==> flow/design.v <==
module	reqwalker(i_clk,
		i_cyc, i_stb, i_we, i_addr, i_data,
		o_stall, o_ack, o_data,
		o_led);
	input	wire		i_clk;
	input	wire		i_cyc, i_stb, i_we;
	input	wire		i_addr;
	input	wire	[31:0]	i_data;
	output	wire		o_stall;
	output	reg		o_ack;
	output	wire	[31:0]	o_data;
	output	reg	[5:0]	o_led;
	wire		busy;
	reg	[3:0]	state;
	initial	state = 0;
	always @(posedge i_clk)
	if ((i_stb)&&(i_we)&&(!o_stall))
		state <= 4'h1;
	else if (state >= 4'd11)
		state <= 4'h0;
	else if (state != 0)
		state <= state + 1'b1;
	always @(posedge i_clk)
	case(state)
	4'h1: o_led <= 6'b00_0001;
	4'h2: o_led <= 6'b00_0010;
	4'h3: o_led <= 6'b00_0100;
	4'h4: o_led <= 6'b00_1000;
	4'h5: o_led <= 6'b01_0000;
	4'h6: o_led <= 6'b10_0000;
	4'h7: o_led <= 6'b01_0000;
	4'h8: o_led <= 6'b00_1000;
	4'h9: o_led <= 6'b00_0100;
	4'ha: o_led <= 6'b00_0010;
	4'hb: o_led <= 6'b00_0001;
	default: o_led <= 6'b00_0000;
	endcase
	assign	busy = (state != 0);
	initial	o_ack = 1'b0;
	always @(posedge i_clk)
		o_ack <= (i_stb)&&(!o_stall);
	assign	o_stall = (busy)&&(i_we);
	assign	o_data = { 28'h0, state };
	wire	[33:0]	unused;
	assign	unused = { i_cyc, i_addr, i_data };
endmodule
# Tool chain data of reqwalker
# What the tools print for reqwalker, step after step.
# Lines are those of the file above, counted from 1.
# Operators: Yosys type, input widths -> output width; for muxes data width and select width s.
# The mark n/a stands for no value.
# setup
top_module,reqwalker
clk_port,i_clk
lib,sky130hd
corner,tt_025C_1v80

# After elaboration
# Counts by Yosys on the flattened word-level netlist (proc, flatten, opt, wreduce; memories kept). Register bits leave out memories and registers merged into their read ports (data or address). Print and check cells are left out. Cells with the same type and inputs are merged into one.
# Yosys's memory passes give these memory sizes; they may raise the number of words (mostly to a power of two), join words into wider ones and drop unused or constant bits.
# word_totals
rom_bits,96
elab_cells,16
ff_bits,5
out_inout_bits,40
memories,1
clocked_rd_ports_x_width,6
# memory_table
memory,words,word_bits,rd,write_ports,line_no,text
(no name shown),16,6,1,0,24,case(state)
# classes
compare,1
addsub,1
reduce_logical,8
mux,2
# ops
operator,n
$logic_and 1x1->1,4
$add 4x1->4 const B,1
$ge 4x4->1 const B,1
$reduce_bool 4->1,1
$reduce_bool 2->1,1
$reduce_or 2->1,1
$mux 1,2
$logic_not 1->1,1

# Logic depth
# Longest topological path by Yosys (ltp), each cell counted once; first at word level (registers and memories cut), then after technology mapping (sequential cells cut; the memories' decode and read muxes count).
# logic_depth
ltp_word,5
abc_area,0
ltp_mapped,5
depth_no_buf,5

# Mapped cells and area
# Yosys stat after the flow's synthesis: flattened, memories mapped to cells. It holds for the ABC_AREA given above (unset counts as 0); a run with the other value may have another netlist.
# Totals and module areas in this step are rounded.
# mapped
sequential_area_um2,220
mapped_area_um2,718
flip_flops,11
stdcells,78
# types
cell,n,type_area_um2
sky130_fd_sc_hd__dfxtp_1,11,220.211
sky130_fd_sc_hd__buf_4,29,217.709
sky130_fd_sc_hd__ha_1,5,62.56
sky130_fd_sc_hd__inv_1,6,22.522
sky130_fd_sc_hd__nand3_1,3,15.014
sky130_fd_sc_hd__o21a_4,1,15.014
sky130_fd_sc_hd__nand2b_4,1,13.763
sky130_fd_sc_hd__buf_6,1,11.261
sky130_fd_sc_hd__nor3_2,1,10.01
sky130_fd_sc_hd__o21ai_0,2,10.01
sky130_fd_sc_hd__a2bb2oi_1,1,8.758
sky130_fd_sc_hd__and2b_2,1,8.758
sky130_fd_sc_hd__nor2b_2,1,8.758
sky130_fd_sc_hd__nor4b_1,1,8.758
sky130_fd_sc_hd__o2bb2ai_1,1,8.758
sky130_fd_sc_hd__o311ai_0,1,8.758
sky130_fd_sc_hd__xor2_1,1,8.758
sky130_fd_sc_hd__nor2_1,2,7.507
# Not listed: further types 9, cells in them 9.

# Timing after synthesis
# Source: OpenSTA report_checks on the synthesized netlist (no wires, ideal clock, input and output delay 20% of the period each), path of least setup slack; recovery checks are left aside. Register names are those of the netlist, which keeps one name where synthesis merged equal registers.
# synth_timing
path_kind,register -> output
startpoint,register state[0]
endpoint,output o_stall
t_required_ns,1.280
period_ns,1.6
driving_pins,5
delay_ns,1.080
out_delay_ns,0.320
slack_ns,0.200
arrival_ns,1.080
synth_period_reached_ns,1.4
# "delay_ns" is the arrival time less input delay plus setup time.
# A path that ends at an output port has no setup time.
# "driving_pins": output pins that drive a net of the path, with the launching flip-flop's if there is one; two outputs of one cell count as two.
# "synth_period_reached_ns" is the clock period less the worst setup slack; recovery checks do not enter. This is arithmetic on one report: input and output delays are still those of the set period (20% each).
# Between the ends stands the longest chain of elaborated cells between them, by number of cells; it is not shown to be the way that was timed. Of several equally long chains one is given.
# A line is the first line of the expression or statement that the cell stems from. Yosys adds cells for indexed reads and writes and turns some case tables into memories.
# A register here has more assigning lines than the two given.
# synth_via
cell_sequence,sky130_fd_sc_hd__dfxtp_1 > sky130_fd_sc_hd__inv_1 > sky130_fd_sc_hd__ha_1 > sky130_fd_sc_hd__nand2b_4 > sky130_fd_sc_hd__o21a_4
elab_chain_len,2
cone_cells,2
cone_classes,reduce/logical: 2
# synth_lines
element,line_no,text
from (decl),14,reg [3:0] state;
from (assign),18,state <= 4'h1;
from (assign),22,state <= state + 1'b1;
$reduce_bool 4->1,38,assign busy = (state != 0);
$logic_and 1x1->1,42,assign o_stall = (busy)&&(i_we);
to (decl),9,output wire o_stall;

# Path in the finished layout
# Path of least setup slack in the final report of flow run 2 (OpenROAD, finished layout, wires in). Where an end is a register, its clock arrival counts in the times.
# layout_timing
path_kind,register -> output
startpoint,register state[1]
endpoint,output o_stall
arrival_ns,1.86
out_delay_ns,0.51
period_ns,2.55
driving_pins,6
t_required_ns,2.04
slack_ns,0.18
# Between the ends stands the longest chain of elaborated cells between them, by number of cells; it is not shown to be the way that was timed. Of several equally long chains one is given.
# A register here has more assigning lines than the two given.
# layout_via
cell_sequence,sky130_fd_sc_hd__dfxtp_1 > sky130_fd_sc_hd__inv_1 > sky130_fd_sc_hd__ha_1 > sky130_fd_sc_hd__nand2b_4 > sky130_fd_sc_hd__o21a_4 > sky130_fd_sc_hd__clkdlybuf4s50_1
elab_chain_len,2
cone_cells,2
cone_classes,reduce/logical: 2
# layout_lines
element,line_no,text
from (decl),14,reg [3:0] state;
from (assign),18,state <= 4'h1;
from (assign),22,state <= state + 1'b1;
$reduce_bool 4->1,38,assign busy = (state != 0);
$logic_and 1x1->1,42,assign o_stall = (busy)&&(i_we);
to (decl),9,output wire o_stall;

# Top module reqwalker; platform sky130hd; tools Yosys and OpenROAD; 2 stored runs in no particular order. Input and output delays are each 20% of the period that was set; the output load is 0.01 pF.
# "achievedPeriod_ns" = clock period - worst setup slack. The figure is calculated, with input and output delays left at 20% of the set period.
# By "critical_path_time_ns" is meant the share of the clock period that the worst setup path is allowed (20% is reserved at inputs, 20% at outputs), minus its slack. Clock arrival times at its registers enter into it.
# "power.total_uw": no workload was simulated; the value follows from the tool's default switching activity.
# Values from the reports are rounded here.
# Among the settings, -- means not set for that run.
# Among the results, -- means that no value is shown for the run.
setting or result,flow run 1,flow run 2
period_ns,1.54,2.55
CORE_UTILIZATION,50,46
SETUP_SLACK_MARGIN,0.0,--
PLACE_DENSITY_LB_ADDON,0.04,--
CORE_MARGIN,10,2
CELL_PAD_IN_SITES_GLOBAL_PLACEMENT,0,2
CELL_PAD_IN_SITES_DETAIL_PLACEMENT,2,--
TNS_END_PERCENT,85,--
GPL_TIMING_DRIVEN,1,--
CTS_CLUSTER_DIAMETER,217,--
CAP_MARGIN,20,20
MIN_ROUTING_LAYER,met2,met2
SLEW_MARGIN,20,20
CTS_CLUSTER_SIZE,--,88
critical_path_time_ns,--,1.86
worst_path_kind,--,register -> output
achievedPeriod_ns,--,2.366
worstSetupSlack_ns,--,0.184
synth_area_um2,--,718
util_pct,--,52.8
power.total_uw,--,904
total_die_area_um2,--,1890
fin_tns_ns,--,0.000
finish.stdcell_area_um2,--,786
# Flow run 1: unfinished; error DPL-0033 in placement
