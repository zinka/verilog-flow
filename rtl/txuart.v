==> flow/design.v <==
`default_nettype	none
module txuart(i_clk, i_wr, i_data, o_uart_tx, o_busy);
	parameter	[23:0]	CLOCKS_PER_BAUD = 24'd868;
	input	wire		i_clk;
	input	wire		i_wr;
	input	wire	[7:0]	i_data;
	output	wire		o_uart_tx;
	output	reg		o_busy;
	localparam [3:0] START	= 4'h0,
		BIT_ZERO	= 4'h1,
		BIT_ONE		= 4'h2,
		BIT_TWO		= 4'h3,
		BIT_THREE	= 4'h4,
		BIT_FOUR	= 4'h5,
		BIT_FIVE	= 4'h6,
		BIT_SIX		= 4'h7,
		BIT_SEVEN	= 4'h8,
		LAST		= 4'h8,
		IDLE		= 4'hf;
	reg	[23:0]	counter;
	reg	[3:0]	state;
	reg	[8:0]	lcl_data;
	reg		baud_stb;
	initial	o_busy = 1'b0;
	initial	state  = IDLE;
	always @(posedge i_clk)
	if ((i_wr)&&(!o_busy))
		{ o_busy, state } <= { 1'b1, START };
	else if (baud_stb)
	begin
		if (state == IDLE)  
			{ o_busy, state } <= { 1'b0, IDLE };
		else if (state < LAST) begin
			o_busy <= 1'b1;
			state <= state + 1'b1;
		end else  
			{ o_busy, state } <= { 1'b1, IDLE };
	end
	initial	lcl_data = 9'h1ff;
	always @(posedge i_clk)
	if ((i_wr)&&(!o_busy))
		lcl_data <= { i_data, 1'b0 };
	else if (baud_stb)
		lcl_data <= { 1'b1, lcl_data[8:1] };
	assign	o_uart_tx = lcl_data[0];
	initial	baud_stb = 1'b1;
	initial	counter = 0;
	always @(posedge i_clk)
	if ((i_wr)&&(!o_busy))
	begin
		counter  <= CLOCKS_PER_BAUD - 1'b1;
		baud_stb <= 1'b0;
	end else if (!baud_stb)
	begin
		baud_stb <= (counter == 24'h01);
		counter  <= counter - 1'b1;
	end else if (state != IDLE)
	begin
		counter <= CLOCKS_PER_BAUD - 1'b1;
		baud_stb <= 1'b0;
	end
endmodule
=== Reports on txuart ===
Tool output for the design above, in the order of the flow.
Line numbers count from 1 in the design file above.
Cell names lack the library's common part.
A cell with n/a has no value.

* Top module: txuart
* Clock: i_clk
* Library: sky130hd
* Library corner: tt_025C_1v80

=== Elaborated design ===
Yosys after proc, flatten, opt, wreduce and memory -nomap, before mapping. Memory bits, and registers merged into a memory's read port (data or address), are not among the register bits. Print and check cells are not counted. Equal cells are merged and count once.

* Bits in registers: 39
* Input bits: 10
* Output and inout port bits: 2

* Add/sub/neg operators: 2
* Magnitude comparators: 1
* Equal/unequal tests: 4
* Mux-type cells: 9
* Reductions and logical operators: 3

{| class="wikitable"
|+ Operators by type and width
! operator !! count
|-
| 24-bit two-way mux || 2
|-
| 24-bit by 1-bit subtractor with 24-bit output with constant B || 1
|-
| 24-bit by 1-bit equality test with 1-bit output with constant B || 1
|-
| 9-bit two-way mux || 2
|-
| 4-bit two-way mux || 2
|-
| 4-bit by 1-bit adder with 4-bit output with constant B || 1
|-
| 4-bit < comparator with constant B || 1
|-
| 4-bit equality test with constant B || 1
|-
| 4-bit inequality test with constant B || 1
|-
| 1-bit two-way mux || 3
|-
| 2-bit by 1-bit inequality test with 1-bit output with constant B || 1
|-
| 2-bit nonzero test || 1
|-
| 1-bit logical AND || 1
|-
| 1-bit zero test || 1
|}

=== Depth ===
Yosys ltp: most cells in a row. Word level: on the elaborated netlist, between registers, memories and ports. Mapped: between sequential cells and ports; inverters and the memories' decode and read muxes count.

* Depth in word-level cells: 3
* ABC_AREA: 0
* Depth in mapped cells: 6
* Mapped depth without buffers: 6

=== Synthesis result ===
The flow's flattened synthesis, as Yosys stat reports it; memories are mapped. The netlist is that of the ABC_AREA named above (0 if unset); the other value can give another one.
The area totals of this step are shown rounded.

{| class="wikitable"
|+ Cell types
! type !! count !! area in all (sq um)
|-
| dfxtp_1 || 31 || 620.595
|-
| edfxtp_1 || 8 || 240.23
|-
| nand2_1 || 31 || 116.362
|-
| o21ai_0 || 16 || 80.077
|-
| a21oi_1 || 12 || 60.058
|-
| nand4_1 || 8 || 50.048
|-
| mux2i_1 || 4 || 40.038
|-
| ha_1 || 3 || 37.536
|-
| clkbuf_1 || 9 || 33.782
|-
| nor2_1 || 9 || 33.782
|-
| or4_4 || 3 || 33.782
|-
| and3_1 || 5 || 31.28
|-
| nor4_1 || 5 || 31.28
|-
| o311ai_0 || 3 || 26.275
|-
| nand3_1 || 5 || 25.024
|-
| nor3_1 || 5 || 25.024
|-
| o22ai_1 || 4 || 25.024
|-
| inv_1 || 6 || 22.522
|}

Not listed: further types 25, cells in them 38.

* Standard cells after synthesis: 205
* Mapped area: 0.001839 sq mm
* Sequential area: 0.0008608 sq mm
* Mapped flip-flops: 39
* Buffers: 12

=== Timing after synthesis ===
OpenSTA on the mapped netlist: ideal clock, no wires. The path of least setup slack (recovery checks aside). Input and output delay are each 20% of the period. Register names are those of the netlist, which keeps one name where synthesis merged equal registers.

* Path kind: flip-flop to flip-flop
* From: register counter[0]
* To: register counter[14]
* Period: 2.39 ns
* Setup time: 0.087 ns
* Arrival time: 1.932 ns
* Required time: 2.303 ns
* Path slack: 0.371 ns
* Path delay: 2.019 ns
* Driving pins on the path: 7
* Path buffers: 0
* Synthesis period reached: 2.019 ns

"path delay" = arrival - input delay + setup time.
"driving pins on the path": output pins that drive a net of the path, with the launching flip-flop's if there is one; two outputs of one cell count as two.
"synthesis period reached" = period - worst setup slack (recovery checks aside). The figure is calculated, with input and output delays left at 20% of the set period.
The rows between start and end are the longest chain of elaborated cells between them; the timing report does not say that the signal goes this way. Where chains are equally long, one stands for them.
A line is the first line of the expression or statement that the cell stems from. Yosys adds cells for indexed reads and writes and turns some case tables into memories.
At most two assigning lines are given for a register; there are more.

* Cells stage by stage: dfxtp_1 > inv_1 > ha_1 > or4b_4 > or4_4 > or3_1 > o31ai_1
* Cells in the longest elaborated chain: 2
* Elaborated cells on any way between the ends: 2
* Those cells by class: add/sub (1); mux (1)

{| class="wikitable"
|+ Ends and longest elaborated chain, post-synthesis
! what !! RTL line !! RTL
|-
| from (decl) || 20 || <nowiki>reg [23:0] counter;</nowiki>
|-
| from (assign) || 51 || <nowiki>counter <= CLOCKS_PER_BAUD - 1'b1;</nowiki>
|-
| from (assign) || 56 || <nowiki>counter <= counter - 1'b1;</nowiki>
|-
| 24-bit by 1-bit subtractor with 24-bit output || 56 ||
|-
| 24-bit two-way mux || 53 || <nowiki>end else if (!baud_stb)</nowiki>
|-
| to (assign) || 51 ||
|-
| to (assign) || 56 ||
|-
| to (decl) || 20 ||
|}

=== Worst path after layout ===
Path of least setup slack in the final report of run 1 (OpenROAD, finished layout, wires in). Where an end is a register, its clock arrival counts in the times.

* Path kind: flip-flop to flip-flop
* From: register baud_stb
* To: register counter[15]
* Period: 2.06 ns
* Setup time: 0.06 ns
* Arrival time: 2.32 ns
* Required time: 2.28 ns
* Path slack: -0.04 ns
* Driving pins on the path: 5
* Path buffers: 0

The rows between start and end are the longest chain of elaborated cells between them; the timing report does not say that the signal goes this way. Where chains are equally long, one stands for them.
At most two assigning lines are given for a register; there are more.

* Cells stage by stage: dfxtp_1 > or4_1 > or4_4 > or3_1 > a21oi_1
* Cells in the longest elaborated chain: 1
* Elaborated cells on any way between the ends: 2
* Those cells by class: eq/ne (1); mux (1)

{| class="wikitable"
|+ Ends and longest elaborated chain, post-layout
! what !! RTL line !! RTL
|-
| from (decl) || 23 || <nowiki>reg baud_stb;</nowiki>
|-
| from (assign) || 52 || <nowiki>baud_stb <= 1'b0;</nowiki>
|-
| from (assign) || 55 || <nowiki>baud_stb <= (counter == 24'h01);</nowiki>
|-
| 24-bit two-way mux || 53 || <nowiki>end else if (!baud_stb)</nowiki>
|-
| to (assign) || 51 || <nowiki>counter <= CLOCKS_PER_BAUD - 1'b1;</nowiki>
|-
| to (assign) || 56 || <nowiki>counter <= counter - 1'b1;</nowiki>
|-
| to (decl) || 20 || <nowiki>reg [23:0] counter;</nowiki>
|}

Ticket comment

Design txuart on sky130hd. What follows are 2 stored runs of the flow, each under its own settings; their order means nothing. The constraints put input and output delay at 20% of the set period each and load the outputs with 0.01 pF.
"achieved period" means the clock period less the worst setup slack. The figure is calculated, with input and output delays left at 20% of the set period.
"worst setup path time" is the time allowed to the run's worst setup path (the clock period less input and output delay, where it has them) less its slack. Clock arrival times count: a late capture clock shortens it, a late launch clock lengthens it.
"total design power" is the tool's figure for a default switching activity; nothing was simulated.
Results are given in rounded form.

=== Run 1 ===
{| class="wikitable"
! Setting !! Value
|-
| period_ns || 2.06
|-
| CORE_UTILIZATION || 30
|-
| SETUP_SLACK_MARGIN || -0.1
|-
| PLACE_DENSITY_LB_ADDON || 0.09
|-
| GPL_TIMING_DRIVEN || 0
|-
| GPL_ROUTABILITY_DRIVEN || 0
|-
| CTS_CLUSTER_SIZE || 92
|-
| CTS_CLUSTER_DIAMETER || 266
|-
| CAP_MARGIN || 20
|-
| CORE_MARGIN || 2
|-
| SLEW_MARGIN || 20
|-
! Result !! Value
|-
| Cell area after synthesis || 0.001839 sq mm
|-
| Die outline area || 0.006773 sq mm
|-
| Utilization after routing || 36.2%
|-
| Lowest setup slack || -0.043 ns
|-
| Total negative slack on setup checks || -0.088 ns
|-
| Worst hold slack after layout || 0.471 ns
|-
| Total design power || 1817 uW
|-
| Achieved period || 2.103 ns
|-
| Worst setup path time || 2.10 ns
|-
| Class of the worst setup path || flip-flop to flip-flop
|}

=== Run 2 ===
{| class="wikitable"
! Setting !! Value
|-
| period_ns || 1.74
|-
| CORE_UTILIZATION || 64
|-
| SETUP_SLACK_MARGIN || -0.04
|-
| PLACE_DENSITY_LB_ADDON || 0.12
|-
| HOLD_SLACK_MARGIN || 0.17
|-
| CORE_ASPECT_RATIO || 1.57
|-
| CELL_PAD_IN_SITES_GLOBAL_PLACEMENT || 0
|-
| CELL_PAD_IN_SITES_DETAIL_PLACEMENT || 2
|-
| TNS_END_PERCENT || 70
|-
| GPL_TIMING_DRIVEN || 1
|-
| CAP_MARGIN || 35
|-
| MIN_ROUTING_LAYER || met1
|-
| CORE_MARGIN || 2
|-
| SLEW_MARGIN || 20
|}
Not finished: placement ended with error DPL-0033.
